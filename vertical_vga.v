==> flow/design.v <==
module vertical_vga(clk, reset, VPIXEL, VSYNC);
input clk, reset;
output reg [6:0] VPIXEL = 7'b000_0000; 
output reg VSYNC;
reg [1:0] CurrentState = 2'b00;
reg [1:0] NextState = 2'b00;
reg [23:0] cycles_counter = 24'b0000_0000_0000_0000_0000_0000;
reg [15:0] five_times_counter = 16'b0000_0000_0000_0000;
reg rst_counter = 1'b0;
reg rst_5times_counter = 1'b0;
reg next_line = 1'b0;
reg rst_vpixel = 1'b0;
reg [15:0] five_counter = 16'b0000_0000_0000_0000;
parameter active_video_time_state = 2'b00;
parameter front_porch_state = 2'b01;
parameter vsync_pulse_state = 2'b10;
parameter back_porch_state = 2'b11;
reg [11:0] pixel = 12'b0000_0000_0000;
reg rst_pixel = 1'b0;
always@(posedge clk or posedge reset)
begin
    if(reset == 1'b1)
    begin
        cycles_counter <= 24'b0000_0000_0000_0000_0000_0000;
    end
    else
    begin
        if(rst_counter == 1'b1)
        begin
            cycles_counter <= 24'b0000_0000_0000_0000_0000_0000;
        end
        else
        begin
            cycles_counter <= cycles_counter + 24'b0000_0000_0000_0000_0000_0001;
        end
    end
end
always@(posedge clk or posedge reset)
begin
    if(reset == 1'b1)
    begin
        CurrentState <= active_video_time_state;
    end
    else
    begin
        CurrentState <= NextState;
    end
end
always@(posedge clk or posedge reset)
begin
    if(reset == 1'b1)
    begin
        five_times_counter <= 8'b0000_0000;
    end
    else
    begin
        if(rst_5times_counter == 1'b1)
        begin
            five_times_counter <= 8'b0000_0000; 
        end
        else
        begin
            five_times_counter <= five_times_counter + 8'b0000_0001;   
        end
    end 
end
always@(posedge clk or posedge reset)
begin
    if(reset == 1'b1)
    begin
        VPIXEL = 7'b000_0000;
    end
    else
    begin
        if(rst_vpixel == 1'b1)
        begin
            VPIXEL = 7'b000_0000;
        end
        else if(next_line == 1'b1)
        begin
            VPIXEL = VPIXEL + 7'b000_0001;
        end
    end
end
always@(CurrentState or cycles_counter or five_times_counter or VPIXEL)
begin
    case(CurrentState)
        active_video_time_state: 
        begin
            rst_vpixel = 1'b0;
            VSYNC = 1'b1;
            rst_counter = 1'b0;
            if(cycles_counter < 24'b0001_0111_0110_1111_1111_1111 && five_times_counter == 16'b0011_1110_0111_1111 && VPIXEL<7'b101_1111) 
            begin
                next_line = 1'b1;
                rst_5times_counter = 1'b1;
                NextState = active_video_time_state;
            end
            else if(cycles_counter == 24'b0001_0111_0110_1111_1111_1111 && VPIXEL == 7'b101_1111)
            begin
                NextState = front_porch_state; 
                rst_5times_counter = 1'b1;
                rst_counter = 1'b1;
                next_line = 1'b1;
            end
            else 
            begin
                next_line = 1'b0;
                rst_5times_counter = 1'b0;
                NextState = active_video_time_state;
            end
        end
        front_porch_state: 
        begin
            rst_vpixel = 1'b0;
            next_line = 1'b0;
            rst_counter = 1'b0;
            rst_5times_counter = 1'b1;
            VSYNC = 1'b1;
            if(cycles_counter == 24'b0000_0000_0111_1100_1111_1111)
            begin
                NextState = vsync_pulse_state;
                rst_counter = 1'b1;
            end
            else
            begin   
                NextState = front_porch_state;
            end
        end
        vsync_pulse_state: 
        begin
            rst_vpixel = 1'b0;
            next_line = 1'b0;
            rst_counter = 1'b0;
            rst_5times_counter = 1'b1;
            VSYNC = 1'b0;
            if(cycles_counter == 24'b0000_0000_0001_1000_1111_1111) 
            begin
                NextState = back_porch_state;
                rst_counter = 1'b1;
            end
            else
            begin   
                NextState = vsync_pulse_state;
            end
        end
        back_porch_state: 
        begin
            rst_vpixel = 1'b0;
            next_line = 1'b0;
            rst_5times_counter = 1'b1;
            rst_counter = 1'b0;
            VSYNC = 1'b1;
            if(cycles_counter == 24'b0000_0001_0110_1010_0111_1111) 
            begin
                NextState = active_video_time_state;
                rst_counter = 1'b1;
                next_line = 1'b1;
                rst_vpixel = 1'b1;
            end
            else
            begin   
                NextState = back_porch_state;
            end
        end
    endcase
end
endmodule
# Reports on vertical_vga
# What the tools print for vertical_vga, step after step.
# Lines are those of the file above, counted from 1.
# Cell names lack the library's common part.
# Not given: -
# design
top	vertical_vga
clk_port	clk
lib	sky130hd
lib_corner	tt_025C_1v80

# Word-level counts
# Counts by Yosys on the flattened word-level netlist (proc, flatten, opt, wreduce; memories kept). Register bits leave out memories and registers merged into their read ports (data or address). Print and check cells are left out.
# op_classes
n_mux	21
add_sub_neg	3
reduce_and_logical	9
n_cmp	2
n_eq	9
# op_table
cell	n
adder 24 x 1 -> 24 bit (second input constant)	1
equality test 24 x 13 -> 1 bit (second input constant)	1
equality test 24 x 15 -> 1 bit (second input constant)	1
equality test 24 x 17 -> 1 bit (second input constant)	1
< comparator 24 x 21 -> 1 bit (second input constant)	1
equality test 24 x 21 -> 1 bit (second input constant)	1
two-way mux 24 bit	1
adder 16 x 1 -> 16 bit (second input constant)	1
equality test 16 x 14 -> 1 bit (second input constant)	1
two-way mux 16 bit	1
two-way mux 7 bit	2
OR reduction 3 bit	3
two-way mux 1 bit	9
parallel mux 2 bit (select 4 bit)	1
adder 7 x 1 -> 7 bit (second input constant)	1
< comparator 7 bit (second input constant)	1
equality test 7 bit (second input constant)	1
parallel mux 1 bit (select 2 bit)	3
equality test 2 bit (second input constant)	2
parallel mux 1 bit (select 4 bit)	1
two-way mux 2 bit	2
logical AND 1 bit	3
parallel mux 1 bit (select 3 bit)	1
equality test 2 x 1 -> 1 bit (second input constant)	1
logical NOT 2 bit	1
nonzero test 2 bit	1
OR reduction 2 bit	1
# word_totals
reg_bits	49
out_inout_bits	8
in_bits	2
wordCells	48

# Depth
# Yosys ltp: most cells in a row. Word level: on the elaborated netlist, between registers, memories and ports. Mapped: between sequential cells and ports; inverters and the memories' decode and read muxes count.
# depth
ltp_word	7
abc_area	0
ltp_mapped	9
mapped_depth_nobuf	7

# After synthesis
# Yosys stat after the flow's synthesis: flattened, memories mapped to cells. It holds for the ABC_AREA given above (unset counts as 0); a run with the other value may have another netlist.
# The area totals of this step are shown rounded.
# synth_totals
cells	279
mapped_area_um2	2600
sequential_area_um2	1200
ffs	49
buf_cells	9
# types
cell	n
dfrtp_1	49
xor2_1	21
nor2_1	47
xnor2_1	15
nand4_1	15
nand3_1	18
nand2_1	21
o21ai_0	9
and4_1	5
nor4_1	7
and3_1	6
ha_1	3
inv_1	9
nor3_1	5
or3_1	4
nand3b_1	3
o211ai_1	3
nor4_4	1
# Other cell types: 21; their cells: 38.

# Path before layout
# OpenSTA on the mapped netlist: ideal clock, no wires. The path of least setup slack (recovery checks aside). Input and output delay are each 20% of the period. Register names are those of the netlist, which keeps one name where synthesis merged equal registers.
# synth_timing
path_type	reg-to-reg
from	reg cycles_counter[20]
to	reg cycles_counter[11]
n_path_buf	2
setup_time_ns	0.122
path_stages	9
path_slack_ns	0.637
t_arrival_ns	2.121
path_delay_ns	2.243
launch_ns	0.000
tclk_ns	2.88
required_ns	2.758
synth_period_reached_ns	2.243
# "path_delay_ns" is the arrival time less input delay plus setup time.
# "path_stages": output pins that drive a net of the path, with the launching flip-flop's if there is one; two outputs of one cell count as two.
# "synth_period_reached_ns" is the clock period less the worst setup slack; recovery checks do not enter. This is arithmetic on one report: input and output delays are still those of the set period (20% each).
# The rows between start and end are the longest chain of elaborated cells between them; the timing report does not say that the signal goes this way. Where chains are equally long, one stands for them.
# A line is the first line of the expression or statement that the cell stems from. Yosys adds cells for indexed reads and writes and turns some case tables into memories.
# A register here has more assigning lines than the two given.
# synth_via
path_cell_list	dfrtp_1 or4_1 nor4_2 and4_1 buf_2 a21oi_1 o41ai_2 buf_2 nor2_1
elab_chain_len	6
# synth_lines
item	line	rtl
from (decl)	7	reg [23:0] cycles_counter = 24'b0000_0000_0000_0000_0000_0000;
from (assign)	24	cycles_counter <= 24'b0000_0000_0000_0000_0000_0000;
from (assign)	34	cycles_counter <= cycles_counter + 24'b0000_0000_0000_0000_0000_0001;
< comparator 24 x 21 -> 1 bit	93	if(cycles_counter < 24'b0001_0111_0110_1111_1111_1111 && five_times_counter == 16'b0011_1110_0111_1111 && VPIX ...
logical AND 1 bit (2 in a row)	93
two-way mux 1 bit	93
parallel mux 1 bit (select 4 bit)	87	case(CurrentState)
two-way mux 24 bit	28	if(rst_counter == 1'b1)
to (assign)	30	cycles_counter <= 24'b0000_0000_0000_0000_0000_0000;
to (assign)	34
to (decl)	7

==> runs of vertical_vga <==
Stored flow runs of vertical_vga (2 of them; Yosys, OpenROAD, sky130hd). They differ in their settings and are not a sequence. Constraints: input delay and output delay 20% of the set period each, output load 0.01 pF.

Run 1, flow files:
==> flow/run.sh <==
#!/bin/bash
# the make line also repeats the synthesis and layout settings of config.mk as NAME=value (left out here)
make -C /OpenROAD-flow-scripts/flow DESIGN_CONFIG=/design/flow/config.mk WORK_HOME=/design/flow/orfs CLKGATE_MAP_FILE= finish
==> flow/config.mk <==
export PLATFORM = sky130hd
export DESIGN_NAME = vertical_vga
export DESIGN_NICKNAME = vertical_vga
export VERILOG_FILES = /design/flow/design.v
export SDC_FILE = /design/flow/constraint.sdc
export NUM_CORES = 4
export LEC_CHECK = 0
export CAP_MARGIN = 20
export CORE_MARGIN = 4
export CORE_UTILIZATION = 66
export MIN_ROUTING_LAYER = met2
export SETUP_SLACK_MARGIN = 0.57
export SLEW_MARGIN = 20
export TNS_END_PERCENT = 45
==> flow/constraint.sdc <==
create_clock -name core_clock -period 1.96 [get_ports {clk}]
set_input_delay 0.3920 -clock core_clock [delete_from_list [all_inputs] [get_ports {clk}]]
set_output_delay 0.3920 -clock core_clock [all_outputs]
set_load 0.01 [all_outputs]

Run 1: not finished: routing ended with error GRT-0232

Run 2, flow files:
==> flow/run.sh <==
#!/bin/bash
# the make line also repeats the synthesis and layout settings of config.mk as NAME=value (left out here)
make -C /OpenROAD-flow-scripts/flow DESIGN_CONFIG=/design/flow/config.mk WORK_HOME=/design/flow/orfs CLKGATE_MAP_FILE= finish
==> flow/config.mk <==
export PLATFORM = sky130hd
export DESIGN_NAME = vertical_vga
export DESIGN_NICKNAME = vertical_vga
export VERILOG_FILES = /design/flow/design.v
export SDC_FILE = /design/flow/constraint.sdc
export NUM_CORES = 4
export LEC_CHECK = 0
export ABC_AREA = 1
export CAP_MARGIN = 10
export CELL_PAD_IN_SITES_GLOBAL_PLACEMENT = 1
export CORE_MARGIN = 7
export CORE_UTILIZATION = 69
export GPL_ROUTABILITY_DRIVEN = 0
export GPL_TIMING_DRIVEN = 1
export MAX_ROUTING_LAYER = met4
export PLACE_DENSITY = 0.57
export SETUP_SLACK_MARGIN = -0.02
export SLEW_MARGIN = 20
export TNS_END_PERCENT = 40
==> flow/constraint.sdc <==
create_clock -name core_clock -period 2.33 [get_ports {clk}]
set_input_delay 0.4660 -clock core_clock [delete_from_list [all_inputs] [get_ports {clk}]]
set_output_delay 0.4660 -clock core_clock [all_outputs]
set_load 0.01 [all_outputs]

Run 2: not finished: placement ended with error GPL-0301
