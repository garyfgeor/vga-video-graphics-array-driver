==> flow/design.v <==
module horizontal_vga(clk, reset, HPIXEL, HSYNC, rgb);
input clk, reset;
output reg [6:0] HPIXEL = 7'b000_0000; 
output reg HSYNC;
output reg rgb;
reg [1:0] CurrentState = 2'b00;
reg [1:0] NextState = 2'b00;
reg [11:0] cycles_counter = 12'b0000_0000_0000;
reg rst_counter = 1'b0;
reg rst_5times_counter = 1'b0;
reg next_pixel = 1'b0;
reg rst_HPIXEL = 1'b1;
reg [7:0] five_times_counter = 8'b00000000;
parameter display_time_state = 2'b00;
parameter front_porch_state = 2'b01;
parameter hsync_pulse_state = 2'b10;
parameter back_porch_state = 2'b11;
always@(posedge clk or posedge reset)
begin
    if(reset == 1'b1)
    begin
        cycles_counter <= 12'b0000_0000_0000;   
    end
    else
    begin
        if(rst_counter == 1'b1)
        begin
            cycles_counter <= 12'b0000_0000_0000;
        end
        else
        begin
            cycles_counter <= cycles_counter + 12'b0000_0000_0001;
        end 
    end
end
always@(posedge clk or posedge reset)
begin
    if(reset == 1'b1)
    begin
        five_times_counter <= 8'b0000_0000;
    end
    else
    begin
        if(rst_5times_counter == 1'b1)
        begin
            five_times_counter <= 8'b0000_0000; 
        end
        else
        begin
            five_times_counter <= five_times_counter + 8'b0000_0001;   
        end
    end 
end
always@(posedge clk or posedge reset)
begin
    if(reset == 1'b1)
    begin
        HPIXEL = 7'b000_0000;
    end
    else
    begin
        if(rst_HPIXEL == 1'b1)
        begin
            HPIXEL = 7'b000_0000;
        end
        else if(next_pixel == 1'b1)
        begin
            HPIXEL = HPIXEL + 7'b000_0001;
        end
    end
end
always@(posedge clk or posedge reset)
begin
    if(reset == 1'b1)
    begin
        CurrentState <= display_time_state;
    end
    else
    begin
        CurrentState <= NextState;
    end
end
always@(CurrentState or cycles_counter or five_times_counter or HPIXEL)
begin
    case(CurrentState)
      display_time_state: 
       begin
            rgb = 1'b1;
            rst_HPIXEL = 1'b0;
            HSYNC = 1'b1;
            rst_counter = 1'b0;
            if(cycles_counter < 12'b1001_1111_1111 && five_times_counter == 8'b0001_0011 && HPIXEL<7'b111_1111) 
            begin
                next_pixel = 1'b1;
                rst_5times_counter = 1'b1;
                NextState = display_time_state;
            end
            else if(cycles_counter == 12'b1001_1111_1111 && five_times_counter == 8'b0001_0011 && HPIXEL == 7'b111_1111) 
            begin
                NextState = front_porch_state;
                rst_5times_counter = 1'b1;
                rst_counter = 1'b1;
                next_pixel = 1'b0;
                rgb = 1'b0;
            end
            else
            begin
                next_pixel = 1'b0;
                rst_5times_counter = 1'b0;
                NextState = display_time_state;
            end
        end
        front_porch_state: 
        begin
            rgb = 1'b0;
            rst_HPIXEL = 1'b0;
            next_pixel = 1'b0;
            rst_counter = 1'b0;
            rst_5times_counter = 1'b1;
            HSYNC = 1'b1;
            if(cycles_counter == 12'b0000_0011_1111) 
            begin
                NextState = hsync_pulse_state;
                rst_counter = 1'b1;
            end
            else
            begin
                NextState = front_porch_state;
            end
        end
        hsync_pulse_state: 
        begin
            rgb = 1'b0;
            rst_HPIXEL = 1'b0;
            next_pixel = 1'b0;
            rst_counter = 1'b0;
            rst_5times_counter = 1'b1;
            HSYNC = 1'b0;
            if(cycles_counter == 12'b0001_0111_1111) 
            begin
                NextState = back_porch_state;
                rst_counter = 1'b1;
            end
            else
            begin
                NextState = hsync_pulse_state;
            end
        end
        back_porch_state: 
        begin
            rgb = 1'b0;
            next_pixel = 1'b0;
            rst_5times_counter = 1'b1;
            rst_counter = 1'b0;
            HSYNC = 1'b1;
            rst_HPIXEL = 1'b0;
            if(cycles_counter == 12'b0000_1011_1111) 
            begin
                NextState = display_time_state;
                rst_counter = 1'b1;
                next_pixel = 1'b1;
                rst_HPIXEL = 1'b1;
            end
            else
            begin
                NextState = back_porch_state;
            end
        end
    endcase
end
endmodule
From RTL to reports: horizontal_vga. What the tools print for horizontal_vga, step after step. Lines are those of the file above, counted from 1. The mark -- stands for no value.

Design top: horizontal_vga. Clock port: clk. Cell library: sky130hd. Timing corner: tt_025C_1v80.

Elaborated design. Counts by Yosys on the flattened word-level netlist (proc, flatten, opt, wreduce; memories kept). Register bits leave out memories and registers merged into their read ports (data or address). Print and check cells are left out.

For memories kept the number is 0. Under word-level cells stands 53. Under ROM bits stands 0. The figure for bits in registers is 29. The entry for memory bits (writable) reads 0. The entry for output and inout bits reads 9. The figure for word width x clocked read ports is 0. The figure for bits in latches is 0.

Shift-type cells: 0. The figure for $lt $le $gt $ge is 2. The figure for $mul is 0. The figure for div/mod/pow operators is 0. Under bitwise gates (word level) stands 0. The figure for reductions and logical operators is 10. The entry for muxes and demuxes reads 25. The entry for add/sub/neg operators reads 3. Equality and inequality tests: 9.

Operator list (number): 7-bit 2-to-1 mux (2); 12-bit by 1-bit adder with 12-bit output with constant B (1); 12-bit less-than comparator with constant B (1); 12-bit == test with constant B (1); 12-bit by 6-bit == test with 1-bit output with constant B (1); 12-bit by 8-bit == test with 1-bit output with constant B (1); 12-bit by 9-bit == test with 1-bit output with constant B (1); 12-bit 2-to-1 mux (1); 1-bit 2-to-1 mux (12); 3-bit OR reduction (3); 8-bit by 1-bit adder with 8-bit output with constant B (1); 8-bit by 5-bit == test with 1-bit output with constant B (1); 2-bit case mux with 4-bit select (1); 8-bit 2-to-1 mux (1); 1-bit case mux with 2-bit select (4); 7-bit by 1-bit adder with 7-bit output with constant B (1); 7-bit less-than comparator with constant B (1); 7-bit == test with constant B (1); 1-bit logical AND (4); 2-bit == test with constant B (2); 1-bit case mux with 4-bit select (1); 2-bit 2-to-1 mux (2); 1-bit case mux with 3-bit select (1); 2-bit by 1-bit == test with 1-bit output with constant B (1); 2-bit logical NOT (1); 2-bit nonzero test (1); 2-bit OR reduction (1).

Depth. Longest topological path by Yosys (ltp), each cell counted once; first at word level (registers and memories cut), then after technology mapping (sequential cells cut; the memories' decode and read muxes count).

Under depth in word-level cells stands 7. The figure for ABC_AREA is 0. The figure for depth in mapped cells is 7. Depth with buffers taken out: 6.

Mapped cells and area. Source: synth_stat.txt of the flow (Yosys; design flattened, memories mapped). It holds for the ABC_AREA given above (unset counts as 0); a run with the other value may have another netlist.

Cell types (number): sky130_fd_sc_hd__dfrtp_1 (29); sky130_fd_sc_hd__nand3_1 (18); sky130_fd_sc_hd__nor2_1 (23); sky130_fd_sc_hd__xor2_1 (9); sky130_fd_sc_hd__xnor2_1 (8); sky130_fd_sc_hd__ha_1 (3); sky130_fd_sc_hd__and3_1 (5); sky130_fd_sc_hd__nand2_1 (8); sky130_fd_sc_hd__nand4_1 (4); sky130_fd_sc_hd__nor4b_4 (1); sky130_fd_sc_hd__a31oi_4 (1); sky130_fd_sc_hd__nor4_4 (1); sky130_fd_sc_hd__a21oi_1 (4); sky130_fd_sc_hd__mux2i_1 (2); sky130_fd_sc_hd__o21ai_0 (4); sky130_fd_sc_hd__inv_1 (5); sky130_fd_sc_hd__nand2b_1 (3); sky130_fd_sc_hd__a41oi_2 (1).

Other cell types: 22; their cells: 27.

The entry for standard cells after synthesis reads 156. The figure for synthesis area is 1574.0 um2. Under sequential area stands 725.7 um2. For buffers the number is 3. Under flip-flop cells stands 29.

Worst setup path after synthesis. Path of least setup slack by OpenSTA after synthesis, without wires, with an ideal clock, recovery checks aside; 20% of the period is set as input and as output delay. Where synthesis merged equal registers, the netlist keeps one of their names.

Path kind: flip-flop to flip-flop. Start: register five_times_counter[0]. End: register five_times_counter[2]. Under arrival time stands 1.698 ns. For stages the number is 6. For clock period the number is 2.5 ns. For delay of the path the number is 1.848 ns. For buffers on the path the number is 0. For slack the number is 0.651 ns. The entry for synthesis period reached reads 1.849 ns.

"delay of the path" is the arrival time less input delay plus setup time. "stages": output pins that drive a net of the path, with the launching flip-flop's if there is one; two outputs of one cell count as two. "synthesis period reached" = period - worst setup slack (recovery checks aside). The figure is calculated, with input and output delays left at 20% of the set period. Between the ends stands the longest chain of elaborated cells between them, by number of cells; it is not shown to be the way that was timed. Of several equally long chains one is given. Each line given opens the expression or statement behind the cell; cells for indexed reads and writes are added by Yosys, which also makes memories of some case tables. At most two assigning lines are given for a register; there are more.

Cell sequence: sky130_fd_sc_hd__dfrtp_1 -> sky130_fd_sc_hd__ha_1 -> sky130_fd_sc_hd__nor3b_1 -> sky130_fd_sc_hd__nand3_1 -> sky130_fd_sc_hd__o31ai_1 -> sky130_fd_sc_hd__nor2_1. For length of the longest elaborated chain the number is 7. The entry for elaborated cells on any way between the ends reads 10. Those cells by class: add/sub (1); eq/ne (1); mux (4); reduce/logical (4).

Ends and longest elaborated chain, after synthesis: start, declared (RTL line 13) `reg [7:0] five_times_counter = 8'b00000000;`; start, assigned (RTL line 40) `five_times_counter <= 8'b0000_0000;`; start, assigned (RTL line 50) `five_times_counter <= five_times_counter + 8'b0000_0001;`; 8-bit by 5-bit == test with 1-bit output (RTL line 98) `else if(cycles_counter == 12'b1001_1111_1111 && five_times_counter == 8'b0001_0011 && HPIXEL == 7'b111_1111)`; 1-bit logical AND (2 in a row) (RTL line 98); 1-bit 2-to-1 mux (RTL line 98); 1-bit 2-to-1 mux (RTL line 92) `if(cycles_counter < 12'b1001_1111_1111 && five_times_counter == 8'b0001_0011 && HPIXEL<7'b111_1111)`; 1-bit case mux with 2-bit select (RTL line 85) `case(CurrentState)`; 8-bit 2-to-1 mux (RTL line 44) `if(rst_5times_counter == 1'b1)`; end, assigned (RTL line 46) `five_times_counter <= 8'b0000_0000;`; end, assigned (RTL line 50); end, declared (RTL line 13).

Timing after layout. From the final timing report of flow run A: the path of least setup slack in the routed layout; clock arrival at registers is part of the times.

Path kind: flip-flop to output port. Start: register cycles_counter[0]. End: output rgb. The figure for output delay is 0.58 ns. For clock period the number is 2.88 ns. Under arrival time stands 1.94 ns. For slack the number is 0.37 ns. For buffers on the path the number is 1. For stages the number is 6.

Between the ends stands the longest chain of elaborated cells between them, by number of cells; it is not shown to be the way that was timed. Of several equally long chains one is given. At most two assigning lines are given for a register; there are more.

Cell sequence: sky130_fd_sc_hd__dfrtp_1 -> sky130_fd_sc_hd__ha_1 -> sky130_fd_sc_hd__nand3_2 -> sky130_fd_sc_hd__nor4_4 -> sky130_fd_sc_hd__a41oi_4 -> sky130_fd_sc_hd__dlymetal6s2s_1. For length of the longest elaborated chain the number is 6. The entry for elaborated cells on any way between the ends reads 9. Under RTL lines with such cells stands 3. Those cells by class: compare (1); eq/ne (1); mux (3); reduce/logical (4).

Ends and longest elaborated chain, after layout: start, declared (RTL line 8) `reg [11:0] cycles_counter = 12'b0000_0000_0000;`; start, assigned (RTL line 22) `cycles_counter <= 12'b0000_0000_0000;`; start, assigned (RTL line 32) `cycles_counter <= cycles_counter + 12'b0000_0000_0001;`; 12-bit == test (RTL line 98) `else if(cycles_counter == 12'b1001_1111_1111 && five_times_counter == 8'b0001_0011 && HPIXEL == 7'b111_1111)`; 1-bit logical AND (2 in a row) (RTL line 98); 1-bit 2-to-1 mux (RTL line 98); 1-bit 2-to-1 mux (RTL line 92) `if(cycles_counter < 12'b1001_1111_1111 && five_times_counter == 8'b0001_0011 && HPIXEL<7'b111_1111)`; 1-bit case mux with 2-bit select (RTL line 85) `case(CurrentState)`; end, declared (RTL line 5) `output reg rgb;`.

Below are 2 stored runs of the flow (Yosys, OpenROAD; platform sky130hd) on horizontal_vga, each with its settings and what was measured, unordered. Constraints: input delay and output delay 20% of the set period each, output load 0.01 pF. "achieved period" is the run's clock period less its worst setup slack. It is reckoned from that one timing run; input and output delays stay at 20% of the period that was set. "worst path time": the worst setup path's part of the clock period (all of it between registers, 20% less for each end at a port) less its slack. A launch clock that arrives late makes it longer, a capture clock that arrives late makes it shorter. "total design power": no workload was simulated; the value follows from the tool's default switching activity.

Flow run A has these settings: period_ns 2.88; CAP_MARGIN 20; CORE_MARGIN 2; CORE_UTILIZATION 40; SLEW_MARGIN 20. The worst path time comes to 1.94 ns. Worst path kind: flip-flop to output port. The measured achieved period is 2.513 ns. The utilization of the finished layout stands at 0.499. For the total design power the run shows 730.9 uW. For the die footprint the run shows 4452.9 um2. For the synthesized cell area the run shows 1574.0 um2. The worst slack on setup checks stands at 0.367 ns.

Flow run B has these settings: period_ns 2.48; CORE_UTILIZATION 22; SETUP_SLACK_MARGIN 0.39; PLACE_DENSITY_LB_ADDON 0.19; HOLD_SLACK_MARGIN 0.1; CORE_ASPECT_RATIO 1.26; CELL_PAD_IN_SITES_DETAIL_PLACEMENT 0; ABC_AREA 0; CTS_CLUSTER_SIZE 78; CAP_MARGIN 0; SLEW_MARGIN 30; MAX_ROUTING_LAYER met4; CORE_MARGIN 2. The worst path time comes to 1.62 ns. Worst path kind: flip-flop to output port. The measured achieved period is 2.112 ns. The utilization of the finished layout stands at 0.295. For the total design power the run shows 1001 uW. For the die footprint the run shows 7851.8 um2. For the synthesized cell area the run shows 1574.0 um2. The worst slack on setup checks stands at 0.368 ns.
